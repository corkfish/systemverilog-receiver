==> flow/design.v <==
`timescale 1ns / 1ps
`default_nettype none
module rx(
        input wire logic clk, Reset, Sin, Received,
        output logic Receive, parityErr, 
        output logic [7:0] Dout);
        logic [12:0] Q; 
        logic halfCount, timerDone, clrBit, incBit, bitDone, clrTimer;
        logic [3:0] bitNum;
        logic [8:0] shift;
        typedef enum logic [2:0] {IDLE, START, BITS, STOP, ERR='X} stateType;
        stateType ns, cs;
        always_ff @ (posedge clk)
            if(Reset || clrTimer || timerDone)
                Q <= 0;
            else
                Q <= Q + 1;
        assign halfCount = (Q == 2604 && ~Reset) ? 1'b1 : 1'b0;
        assign timerDone = (Q == 5208 && ~Reset) ? 1'b1 : 1'b0;
        always_ff @ (posedge clk)
            if(incBit)
                shift <= {Sin, shift[8:1]};
            else if(Reset)
                shift <= 0;
        assign Dout = shift[7:0];
        always_ff @ (posedge clk)
            if(clrBit)
                bitNum <= 0;
            else if(incBit)
                bitNum <= bitNum + 1;
        assign bitDone = (bitNum == 9) ? 1'b1 : 1'b0;
        always_comb
            if(Receive)
                parityErr = ~^shift;
            else
                parityErr = 0;
        always_comb
        begin
            ns=ERR;
            clrTimer = 0;
            clrBit = 0;
            incBit = 0;;
            Receive = 0;
            if(Reset)
                ns = IDLE;
            else
                case(cs)
                    IDLE:
                        begin
                            clrTimer = 1;
                            if(~Sin)
                                begin
                                    clrBit = 1;
                                    ns = START;
                                end
                            else
                                ns = IDLE;
                        end
                    START:
                        begin
                            if(halfCount)
                                begin
                                    clrTimer = 1;
                                    ns = BITS;
                                end
                            else
                                ns = START;
                        end
                    BITS:
                        begin
                            if(timerDone && bitDone)
                                ns = STOP;
                            else if(timerDone && ~bitDone)
                                begin
                                    incBit = 1;
                                    ns = BITS;
                                end
                            else
                                ns = BITS;
                        end
                    STOP:
                        begin
                            Receive = 1;
                            if(Received)
                                ns = IDLE;
                            else
                                ns = STOP;
                        end
                endcase
        end
        always_ff @ (posedge clk)
            cs <= ns;
endmodule
`timescale 1ns / 1ps
`default_nettype none
module uart_rx_top(
        input wire logic clk, reset, ser_in, Received,
        output logic Receive, parityErr,
        output logic [7:0] rxData);
        rx RX_inst(.clk(clk), .Reset(reset), .Sin(ser_in), .Received(Received), .Receive(Receive), .parityErr(parityErr), .Dout(rxData));
endmodule
Step by step through the tools: uart_rx_top. What the tools print for uart_rx_top, step after step. Lines are those of the file above, counted from 1. Cell names lack the library's common part. The mark - stands for no value.

Top: uart_rx_top. Clock input: clk. Cell library: sky130hd. Corner: tt_025C_1v80.

Word level. Source: Yosys, flattened and elaborated, memories not mapped. Widths are those after wreduce. Registers that Yosys merges into a memory's read port (data or address) are not register bits. Print and check cells do not count.

The entry for register bits reads 29. The entry for input port bits reads 4.

The figure for add/sub/neg operators is 2. For equal/unequal tests the number is 6. The entry for muxes and demuxes reads 23. Under bitwise logic cells stands 2. Under reduce/logical cells stands 9.

Operator list (count): 9-bit 2-to-1 mux (2); 1-bit 2-to-1 mux (17); 13-bit by 1-bit adder with 13-bit output with constant B (1); 13-bit by 12-bit equality test with 1-bit output with constant B (1); 13-bit equality test with constant B (1); 3-bit case mux with 4-bit select (1); 9-bit XNOR reduction (1); 3-bit by 2-bit equality test with 1-bit output with constant B (2); 1-bit logical AND (4); 4-bit by 1-bit adder with 4-bit output with constant B (1); 4-bit equality test with constant B (1); 2-bit 2-to-1 mux (2); 3-bit by 1-bit equality test with 1-bit output with constant B (1); 3-bit zero test (1); 1-bit logical OR (2); 1-bit NOT (2); 2-bit nonzero test (1); 1-bit case mux with 2-bit select (1).

Logic depth. Longest topological path by Yosys (ltp), each cell counted once; first at word level (registers and memories cut), then after technology mapping (sequential cells cut; the memories' decode and read muxes count).

For word-level depth the number is 9. The entry for ABC_AREA reads 0. For gate-level depth with buffers the number is 7. The figure for mapped depth without buffers is 6.

After synthesis. Yosys stat after the flow's synthesis: flattened, memories mapped to cells. It holds for the ABC_AREA given above (unset counts as 0); a run with the other value may have another netlist. The area totals of this step are shown rounded.

For cell count the number is 153. Under mapped area stands 1500 um2. The figure for sequential part of the area is 691 um2. The entry for flip-flops reads 30.

Cells by type: dfxtp_1 (count 21, total area 420.403 um2); edfxtp_1 (count 9, total area 270.259 um2); xnor2_1 (count 12, total area 105.101 um2); nor2_1 (count 19, total area 71.318 um2); and3_1 (count 10, total area 62.56 um2); buf_4 (count 8, total area 60.058 um2); ha_1 (count 4, total area 50.048 um2); xor2_1 (count 5, total area 43.792 um2); nand3_1 (count 7, total area 35.034 um2); inv_1 (count 7, total area 26.275 um2); or3b_2 (count 3, total area 26.275 um2); nor4_1 (count 4, total area 25.024 um2); xnor3_1 (count 1, total area 22.522 um2); a21oi_1 (count 4, total area 20.019 um2); o21ai_0 (count 4, total area 20.019 um2); nand2b_1 (count 3, total area 18.768 um2); nand4_1 (count 3, total area 18.768 um2); nand2_1 (count 4, total area 15.014 um2).

Not listed: further types 20, cells in them 25. The figures by module come from a second, unflattened synthesis with its own total; it is not the netlist above.

The figure for cell total of the unflattened synthesis is 153. Under area (unflattened synthesis) stands 1480 um2.

Rows give one instance, submodules left out.

By module: rx (times used 1, cells 153, area 1480 um2); uart_rx_top (times used 1, cells 0, area 0.0 um2).

Path before layout. Source: OpenSTA report_checks on the synthesized netlist (no wires, ideal clock, input and output delay 20% of the period each), path of least setup slack; recovery checks are left aside. Register names are those of the netlist, which keeps one name where synthesis merged equal registers.

Path type: input-to-reg. Start: in reset. End: reg RX_inst.shift[0]. The figure for clock period is 2.43 ns. Under input delay stands 0.486 ns. Setup time: 0.312 ns. The entry for data arrival time reads 1.916 ns. Under required time stands 2.118 ns. Under setup slack stands 0.202 ns. For path delay the number is 1.742 ns. The figure for stages on the path is 5. Synthesis period reached: 2.228 ns.

"path delay" = arrival - input delay + setup time. "stages on the path": output pins that drive a net of the path, with the launching flip-flop's if there is one; two outputs of one cell count as two. "synthesis period reached" is the clock period less the worst setup slack; recovery checks do not enter. This is arithmetic on one report: input and output delays are still those of the set period (20% each). Between the ends stands the longest chain of elaborated cells between them, by number of cells; it is not shown to be the way that was timed. Of several equally long chains one is given. A line is the first line of the expression or statement that the cell stems from. Yosys adds cells for indexed reads and writes and turns some case tables into memories. The path ends at the enable pin of a flip-flop; only ways to that pin are counted.

Path through: or4b_4 -> or4_1 -> clkbuf_2 -> nor2_1 -> or2_2. Cells in the longest elaborated chain: 9.

RTL lines, path post-synthesis: start, declared (line 97) `input wire logic clk, reset, ser_in, Received,`; 1-bit NOT (line 19) `assign timerDone = (Q == 5208 && ~Reset) ? 1'b1 : 1'b0;`; 1-bit logical AND (line 19); 1-bit 2-to-1 mux (line 19); 1-bit logical AND (line 73) `else if(timerDone && ~bitDone)`; 1-bit 2-to-1 mux (line 73); 1-bit 2-to-1 mux (line 71) `if(timerDone && bitDone)`; 1-bit 2-to-1 mux (line 47) `case(cs)`; 1-bit 2-to-1 mux (line 44) `if(Reset)`; 2-bit nonzero test; end, assigned (line 22) `shift <= {Sin, shift[8:1]};`; end, assigned (line 24) `shift <= 0;`; end, declared (line 10) `logic [8:0] shift;`.

Path in the finished layout. From the final timing report of job 1: the path of least setup slack in the routed layout; clock arrival at registers is part of the times.

Path type: reg-to-output. Start: reg RX_inst.shift[2]. End: out parityErr. The figure for clock period is 2.79 ns. The entry for data arrival time reads 2.08 ns. Under required time stands 2.23 ns. Under setup slack stands 0.15 ns. The figure for stages on the path is 6.

Between the ends stands the longest chain of elaborated cells between them, by number of cells; it is not shown to be the way that was timed. Of several equally long chains one is given.

Path through: edfxtp_1 -> xnor2_1 -> xnor3_1 -> xnor2_1 -> nor2_1 -> clkdlybuf4s50_1. Cells in the longest elaborated chain: 2.

RTL lines, path post-layout: start, declared (line 10) `logic [8:0] shift;`; start, assigned (line 22) `shift <= {Sin, shift[8:1]};`; start, assigned (line 24) `shift <= 0;`; 9-bit XNOR reduction (line 34) `parityErr = ~^shift;`; 1-bit 2-to-1 mux (line 33) `if(Receive)`; end, declared (line 98) `output logic Receive, parityErr,`.

Add stored flow runs of uart_rx_top

Settings and measured results of 2 stored flow runs for module uart_rx_top (sky130hd), not sorted in any way. The constraints put input and output delay at 20% of the set period each and load the outputs with 0.01 pF. "achieved clock period": clock period set for the run, less the worst setup slack. It is reckoned from that one timing run; input and output delays stay at 20% of the period that was set. By "time on the worst setup path" is meant the share of the clock period that the worst setup path is allowed (20% is reserved at inputs, 20% at outputs), minus its slack. Clock arrival times at its registers enter into it. "total power of the final layout" rests on the timing tool's default activity at the inputs, not on a simulated workload. The measured numbers are rounded.

Files of job 1:
==> flow/run.sh <==
#!/bin/bash
# the make line also repeats the synthesis and layout settings of config.mk as NAME=value (left out here)
make -C /OpenROAD-flow-scripts/flow DESIGN_CONFIG=/design/flow/config.mk WORK_HOME=/design/flow/orfs CLKGATE_MAP_FILE= finish
==> flow/config.mk <==
export PLATFORM = sky130hd
export DESIGN_NAME = uart_rx_top
export DESIGN_NICKNAME = uart_rx_top
export VERILOG_FILES = /design/flow/design.v
export SDC_FILE = /design/flow/constraint.sdc
export NUM_CORES = 4
export LEC_CHECK = 0
export CAP_MARGIN = 20
export CORE_MARGIN = 2
export CORE_UTILIZATION = 34
export GPL_ROUTABILITY_DRIVEN = 1
export MIN_ROUTING_LAYER = met1
export PLACE_DENSITY = 0.66
export SLEW_MARGIN = 10
export TNS_END_PERCENT = 25
==> flow/constraint.sdc <==
create_clock -name core_clock -period 2.79 [get_ports {clk}]
set_input_delay 0.5580 -clock core_clock [delete_from_list [all_inputs] [get_ports {clk}]]
set_output_delay 0.5580 -clock core_clock [all_outputs]
set_load 0.01 [all_outputs]

Results of job 1. The chip area in the Yosys report stands at 1500 um2. For the die size the run shows 4950 um2. The area of the standard cells in the finished layout stands at 1750 um2. For the utilization after layout the run shows 40.6 %. The worst setup slack after layout comes to 0.154 ns. The summed negative setup slack reads 0.000 ns. The worst hold slack after layout reads 0.465 ns. The measured total power of the final layout is 843 uW. The measured achieved clock period is 2.636 ns. For the time on the worst setup path the run shows 2.08 ns. Kind of the worst setup path: reg-to-output.

Files of job 2:
==> flow/run.sh <==
#!/bin/bash
# the make line also repeats the synthesis and layout settings of config.mk as NAME=value (left out here)
make -C /OpenROAD-flow-scripts/flow DESIGN_CONFIG=/design/flow/config.mk WORK_HOME=/design/flow/orfs CLKGATE_MAP_FILE= finish
==> flow/config.mk <==
export PLATFORM = sky130hd
export DESIGN_NAME = uart_rx_top
export DESIGN_NICKNAME = uart_rx_top
export VERILOG_FILES = /design/flow/design.v
export SDC_FILE = /design/flow/constraint.sdc
export NUM_CORES = 4
export LEC_CHECK = 0
export ABC_AREA = 1
export CAP_MARGIN = 20
export CELL_PAD_IN_SITES_DETAIL_PLACEMENT = 1
export CORE_ASPECT_RATIO = 0.69
export CORE_MARGIN = 2
export CORE_UTILIZATION = 32
export CTS_CLUSTER_DIAMETER = 219
export CTS_CLUSTER_SIZE = 66
export MAX_ROUTING_LAYER = met5
export MIN_ROUTING_LAYER = met2
export PLACE_DENSITY = 0.45
export SETUP_SLACK_MARGIN = 0.9
export SLEW_MARGIN = 20
==> flow/constraint.sdc <==
create_clock -name core_clock -period 3.13 [get_ports {clk}]
set_input_delay 0.6260 -clock core_clock [delete_from_list [all_inputs] [get_ports {clk}]]
set_output_delay 0.6260 -clock core_clock [all_outputs]
set_load 0.01 [all_outputs]

Results of job 2. The chip area in the Yosys report stands at 1690 um2. For the die size the run shows 5890 um2. The area of the standard cells in the finished layout stands at 2030 um2. For the utilization after layout the run shows 41.0 %. The worst setup slack after layout comes to 0.944 ns. The summed negative setup slack reads 0.000 ns. The worst hold slack after layout reads 0.477 ns. The measured total power of the final layout is 783 uW. The measured achieved clock period is 2.186 ns. For the time on the worst setup path the run shows 1.56 ns. Kind of the worst setup path: reg-to-output.
